==> flow/design.v <==
`timescale 1ns / 1ps
module fc_layer1_flattened #(
    parameter IN_SIZE  = 16,
    parameter OUT_SIZE = 8,
    parameter W = 8,
    parameter ACC_WIDTH = W+7
)(
    input clk,
    input reset,
    input start,
    input signed [W*IN_SIZE-1:0] in_vector_flat,
    input signed [W*(OUT_SIZE*IN_SIZE)-1:0] weights_flat,
    input signed [W*OUT_SIZE-1:0] biases_flat,
    output reg signed [W*OUT_SIZE-1:0] out_vector_flat,
    output reg done
);
    localparam MAX_POS = (2 ** (W-1)) - 1;
    wire signed [W-1:0] biases [0:OUT_SIZE-1];
    genvar i;
    generate
        for (i = 0; i < OUT_SIZE; i = i + 1) begin : UNPACK_BIASES
            assign biases[i] = biases_flat[i*W +: W];
        end
    endgenerate
    wire signed [W*IN_SIZE-1:0] weight_rows [0:OUT_SIZE-1];
    genvar n;
    generate
        for (n = 0; n < OUT_SIZE; n = n + 1) begin : UNPACK_WEIGHTS
            assign weight_rows[n] = weights_flat[n*IN_SIZE*W +: IN_SIZE*W];
        end
    endgenerate
    wire signed [ACC_WIDTH-1:0] pe_result [0:OUT_SIZE-1];
    wire [OUT_SIZE-1:0] pe_done;
    genvar p;
    generate
        for (p = 0; p < OUT_SIZE; p = p + 1) begin : PE_INSTANCES
            PE_seq_flat #(IN_SIZE, W, ACC_WIDTH) pe_inst (
                .clk(clk),
                .reset(reset),
                .start(start),
                .in_vector_flat(in_vector_flat),
                .weight_row_flat(weight_rows[p]),
                .bias(biases[p]),
                .result(pe_result[p]),
                .done(pe_done[p])
            );
        end
    endgenerate
    integer j;
    always @(posedge clk) begin
    if (reset) begin
        out_vector_flat <= 0;
        done <= 0;
    end else if (&pe_done) begin
        for (j = 0; j < OUT_SIZE; j = j + 1) begin
            if ($signed(pe_result[j]) > 0) begin
                if (pe_result[j] > MAX_POS)
                    out_vector_flat[j*W +: W] <= MAX_POS;
                else
                    out_vector_flat[j*W +: W] <= pe_result[j][W-1:0];
            end else begin
                out_vector_flat[j*W +: W] <= 0;
            end
        end
        done <= 1;
    end
end
endmodule
`timescale 1ns / 1ps
module PE_seq_flat #(
    parameter VECTOR_LENGTH = 16,
    parameter W = 8,
    parameter ACC_WIDTH = W+7
)(
    input clk,
    input reset,
    input start,
    input signed [W*VECTOR_LENGTH-1:0] in_vector_flat,
    input signed [W*VECTOR_LENGTH-1:0] weight_row_flat,
    input signed [W-1:0] bias,
    output reg signed [ACC_WIDTH-1:0] result,
    output reg done
);
    reg [31:0] index;
    reg signed [ACC_WIDTH-1:0] acc;
    reg signed [ACC_WIDTH-1:0] in_val;
    reg signed [ACC_WIDTH-1:0] w_val;
    function automatic signed [ACC_WIDTH-1:0] sign_extend;
        input signed [W-1:0] value;
        begin
            sign_extend = {{(ACC_WIDTH-W){value[W-1]}}, value};
        end
    endfunction
    always @(posedge clk) begin
    if (reset) begin
        index <= 0;
        acc <= 0;
        result <= 0;
        done <= 0;
    end else if (start) begin
        index <= 0;
        acc <= 0;
        done <= 0;
    end else if (!done) begin
        in_val = sign_extend(in_vector_flat[index*W +: W]);
        w_val = sign_extend(weight_row_flat[index*W +: W]);
        if (index == VECTOR_LENGTH-1) begin
            result <= (acc + in_val*w_val) + bias;
            done <= 1;
            acc <= acc+in_val*w_val;
        end else begin
            acc <= acc + in_val * w_val;
            index <= index + 1;
        end
    end
end
endmodule
# Step by step through the tools: fc_layer1_flattened
# What the tools print for fc_layer1_flattened, step after step.
# Lines are those of the file above, counted from 1.
# Operators: Yosys type, input widths -> output width; for muxes data width and select width s.
# Library cell names are shortened.
# The mark - stands for no value.
[setup]
top_module = "fc_layer1_flattened"
clock = "clk"
lib = "sky130hd"
lib_corner = "tt_025C_1v80"

# Word-level counts
# Counts by Yosys on the flattened word-level netlist (proc, flatten, opt, wreduce). Print and check cells are left out. Cells with the same type and inputs are merged into one.
[word_totals]
register_bits = 569
latch_bits = 0
ram_bits = 0
rom_bits = 0
clocked_rd_ports_x_width = 0
memories = 0
inputBits = 1219
out_inout_bits = 65
elab_cells = 180
[op_classes]
addsub = 24
n_mul = 8
div = 0
n_cmp = 16
equal = 8
n_shift = 16
mux = 32
logic = 17
reduce_logical = 18
[op_table]
columns = ["cell", "n"]
rows = [
  ["$shiftx 128x32->8", 16],
  ["$mul 8x8->15", 8],
  ["$add 32x1->32 const B", 8],
  ["$eq 32x4->1 const B", 8],
  ["$mux 8", 16],
  ["$gt 15x1->1 const B", 8],
  ["$add 15x15->15", 8],
  ["$add 15x8->15", 8],
  ["$gt 15x8->1 const B", 8],
  ["$reduce_and 3->1", 8],
  ["$not 1->1", 17],
  ["$reduce_and 2->1", 8],
  ["$mux 1", 16],
  ["$reduce_and 8->1", 1],
  ["$reduce_or 2->1", 1],
]

# Logic depth
# Depth = most cells in a row (Yosys ltp): at word level without a register or memory, in the mapped netlist without a sequential cell, where the memories' decode and read muxes count.
[logic_depth]
ltp_word = 4
abc_area = 0
mapped_depth = 36
ltp_nobuf = 31

# Netlist
# Yosys stat after the flow's synthesis: flattened, memories mapped to cells. It holds for the ABC_AREA given above (unset counts as 0); a run with the other value may have another netlist.
# The area totals of this step are shown rounded.
[synth_totals]
mapped_cells = 6392
synth_area_um2 = 64300
seqArea_um2 = 11400
ff_cells = 569
buffers = 301
[by_type]
columns = ["cell", "n", "type_area_um2"]
rows = [
  ["mux4_2", 599, 1.35E+04],
  ["dfxtp_1", 569, 1.14E+04],
  ["fa_1", 536, 1.07E+04],
  ["ha_1", 397, 4.97E+03],
  ["nor2_1", 841, 3.16E+03],
  ["mux2i_1", 255, 2.55E+03],
  ["inv_1", 640, 2.4E+03],
  ["xnor2_1", 274, 2.4E+03],
  ["xor2_1", 203, 1.78E+03],
  ["nand2_1", 405, 1.52E+03],
  ["a21oi_1", 211, 1.06E+03],
  ["and3_1", 124, 775.744],
  ["clkbuf_1", 182, 683.155],
  ["nand3_1", 135, 675.648],
  ["o21ai_0", 130, 650.624],
  ["nor4_1", 87, 544.272],
  ["nor3_1", 89, 445.427],
  ["nand4_1", 64, 400.384],
]
# Other cell types: 51; their cells: 651.
# The figures by module come from a second, unflattened synthesis with its own total; it is not the netlist above.
[unflattened]
hier_cells = 6685
area_unflattened_um2 = 66400
# Rows give one instance, submodules left out.
[by_module]
columns = ["mod", "instances", "n_cells", "area_um2", "mod_seq_area_um2"]
rows = [
  ["PE_seq_flat", 8, 783, 7840, 1260],
  ["fc_layer1_flattened", 1, 421, 3700, 1300],
]

# Path before layout
# Path of least setup slack by OpenSTA after synthesis, without wires, with an ideal clock, recovery checks aside; 20% of the period is set as input and as output delay. Where synthesis merged equal registers, the netlist keeps one of their names.
[synth_path]
path_type = "input port to flip-flop"
startpoint = "in in_vector_flat[111]"
endpoint = "reg PE_INSTANCES[2].pe_inst.result[14]"
clock_period_ps = 12500
in_delay_ps = 2500
setup_time_ps = 128
t_first_pin_ps = 2500
arrival_time_ps = 8628
required_ps = 12372
slack_ps = 3744
delay_ps = 6256
path_stages = 26
n_path_buf = 0
synth_period_reached_ps = 8756
# "delay_ps" is the arrival time less input delay plus setup time.
# "path_stages" counts driving pins, that of a launching flip-flop among them; a cell with two outputs on the path counts twice.
# "synth_period_reached_ps" is the clock period less the worst setup slack; recovery checks do not enter. This is arithmetic on one report: input and output delays are still those of the set period (20% each).
# The rows between start and end are the longest chain of elaborated cells between them; the timing report does not say that the signal goes this way. Where chains are equally long, one stands for them.
# A line is the first line of the expression or statement that the cell stems from. Yosys adds cells for indexed reads and writes and turns some case tables into memories.
[synth_via]
path_cell_list = "mux4_2 mux2i_1 mux2i_1 nand2_1 nor2_1 fa_1 fa_1 fa_1 fa_1 fa_1 ha_1 inv_1 o21bai_1 a21oi_1 o21bai_1 a21oi_1 nor2b_1 o21a_1 nor2_1 xnor2_1 ha_1 a21o_1 a31o_2 xor2_1 mux2i_1 nor2_1"
elab_chain_cells = 4
cone_cells = 4
classes_between = "add/sub (2); mul (1); shift (1)"
[synth_lines]
columns = ["element", "line_no", "rtl"]
rows = [
  ["start: declaration", 11, "input signed [W*IN_SIZE-1:0] in_vector_flat,"],
  ["$shiftx 128x32->8", 105, "in_val = sign_extend(in_vector_flat[index*W +: W]);"],
  ["$mul 8x8->15", 108, "result <= (acc + in_val*w_val) + bias;"],
  ["$add 15x15->15", 108, ""],
  ["$add 15x8->15", 108, ""],
  ["end: assignment", 98, "result <= 0;"],
  ["end: assignment", 108, ""],
  ["end: declaration", 81, "output reg signed [ACC_WIDTH-1:0] result,"],
]

# Path in the finished layout
# Path of least setup slack in the final report of run A (OpenROAD, finished layout, wires in). Where an end is a register, its clock arrival counts in the times.
# The report prints the path's times to 10 ps; the period is as set.
[layout_path]
path_type = "input port to flip-flop"
startpoint = "in in_vector_flat[15]"
endpoint = "reg PE_INSTANCES[2].pe_inst.result[14]"
clock_period_ps = 12900
in_delay_ps = 2580
setup_time_ps = 60
t_first_pin_ps = 2580
arrival_time_ps = 11680
required_ps = 13550
slack_ps = 1870
path_stages = 27
n_path_buf = 1
# The rows between start and end are the longest chain of elaborated cells between them; the timing report does not say that the signal goes this way. Where chains are equally long, one stands for them.
[layout_via]
path_cell_list = "clkdlybuf4s50_1 mux4_2 mux2i_1 mux2i_1 nand2_1 nor2_1 fa_1 fa_1 fa_1 fa_1 fa_1 ha_1 inv_1 o21bai_1 a21oi_1 o21bai_1 a21oi_1 nor2b_1 o21a_1 nor2_1 xnor2_1 ha_1 a21o_1 a31o_2 xor2_1 mux2i_1 nor2_1"
elab_chain_cells = 4
cone_cells = 4
classes_between = "add/sub (2); mul (1); shift (1)"
[layout_lines]
columns = ["element", "line_no", "rtl"]
rows = [
  ["start: declaration", 11, "input signed [W*IN_SIZE-1:0] in_vector_flat,"],
  ["$shiftx 128x32->8", 105, "in_val = sign_extend(in_vector_flat[index*W +: W]);"],
  ["$mul 8x8->15", 108, "result <= (acc + in_val*w_val) + bias;"],
  ["$add 15x15->15", 108, ""],
  ["$add 15x8->15", 108, ""],
  ["end: assignment", 98, "result <= 0;"],
  ["end: assignment", 108, ""],
  ["end: declaration", 81, "output reg signed [ACC_WIDTH-1:0] result,"],
]

# 2 stored runs of fc_layer1_flattened in the flow (synthesis by Yosys, layout by OpenROAD, sky130hd cells), in arbitrary order. Constraints: input delay and output delay 20% of the set period each, output load 0.01 pF.
# "period_reached_ps" is the run's clock period less its worst setup slack. It is reckoned from that one timing run; input and output delays stay at 20% of the period that was set.
# "worst_setup_path_time_ps": the worst setup path's part of the clock period (all of it between registers, 20% less for each end at a port) less its slack. A launch clock that arrives late makes it longer, a capture clock that arrives late makes it shorter.
# By "design_power_mw" is meant OpenSTA's value without simulated activity: inputs other than the clock are taken to toggle once in ten clock periods, and the tool carries that through the logic.
# "worst_setup_path_time_ps" is given in steps of 10 ps.
# Results are given in rounded form.

[[run]]
name = "run A"
[run.settings]
period_ns = 12.9
CORE_UTILIZATION = 28
PLACE_DENSITY = 0.52
HOLD_SLACK_MARGIN = 0.09
CORE_ASPECT_RATIO = 1.41
CORE_MARGIN = 5
CELL_PAD_IN_SITES_DETAIL_PLACEMENT = 2
GPL_TIMING_DRIVEN = 0
GPL_ROUTABILITY_DRIVEN = 1
CTS_CLUSTER_DIAMETER = 142
MAX_ROUTING_LAYER = "met4"
CAP_MARGIN = 20
SLEW_MARGIN = 20
[run.results]
worst_setup_path_time_ps = 8450
worst_setup_path_type = "input port to flip-flop"
period_reached_ps = 11032
layout_stdcell_area_um2 = 84300
layout_utilization_frac = 0.367
setup_worst_slack_ps = 1870
holdWs_ps = 453
design_power_mw = 27.1
tns_setup_ps = 0
die_um2 = 239000
yosys_chip_area_um2 = 64300

[[run]]
name = "run B"
[run.settings]
period_ns = 13.4
CORE_UTILIZATION = 45
PLACE_DENSITY = 0.48
CELL_PAD_IN_SITES_GLOBAL_PLACEMENT = 1
CELL_PAD_IN_SITES_DETAIL_PLACEMENT = 1
TNS_END_PERCENT = 95
ABC_AREA = 0
CTS_CLUSTER_SIZE = 66
SLEW_MARGIN = 30
CAP_MARGIN = 20
CORE_MARGIN = 2
[run.results]
worst_setup_path_time_ps = 7250
worst_setup_path_type = "input port to flip-flop"
period_reached_ps = 9931
layout_stdcell_area_um2 = 81600
layout_utilization_frac = 0.576
setup_worst_slack_ps = 3470
holdWs_ps = 448
design_power_mw = 25.0
tns_setup_ps = 0
die_um2 = 146000
yosys_chip_area_um2 = 64300
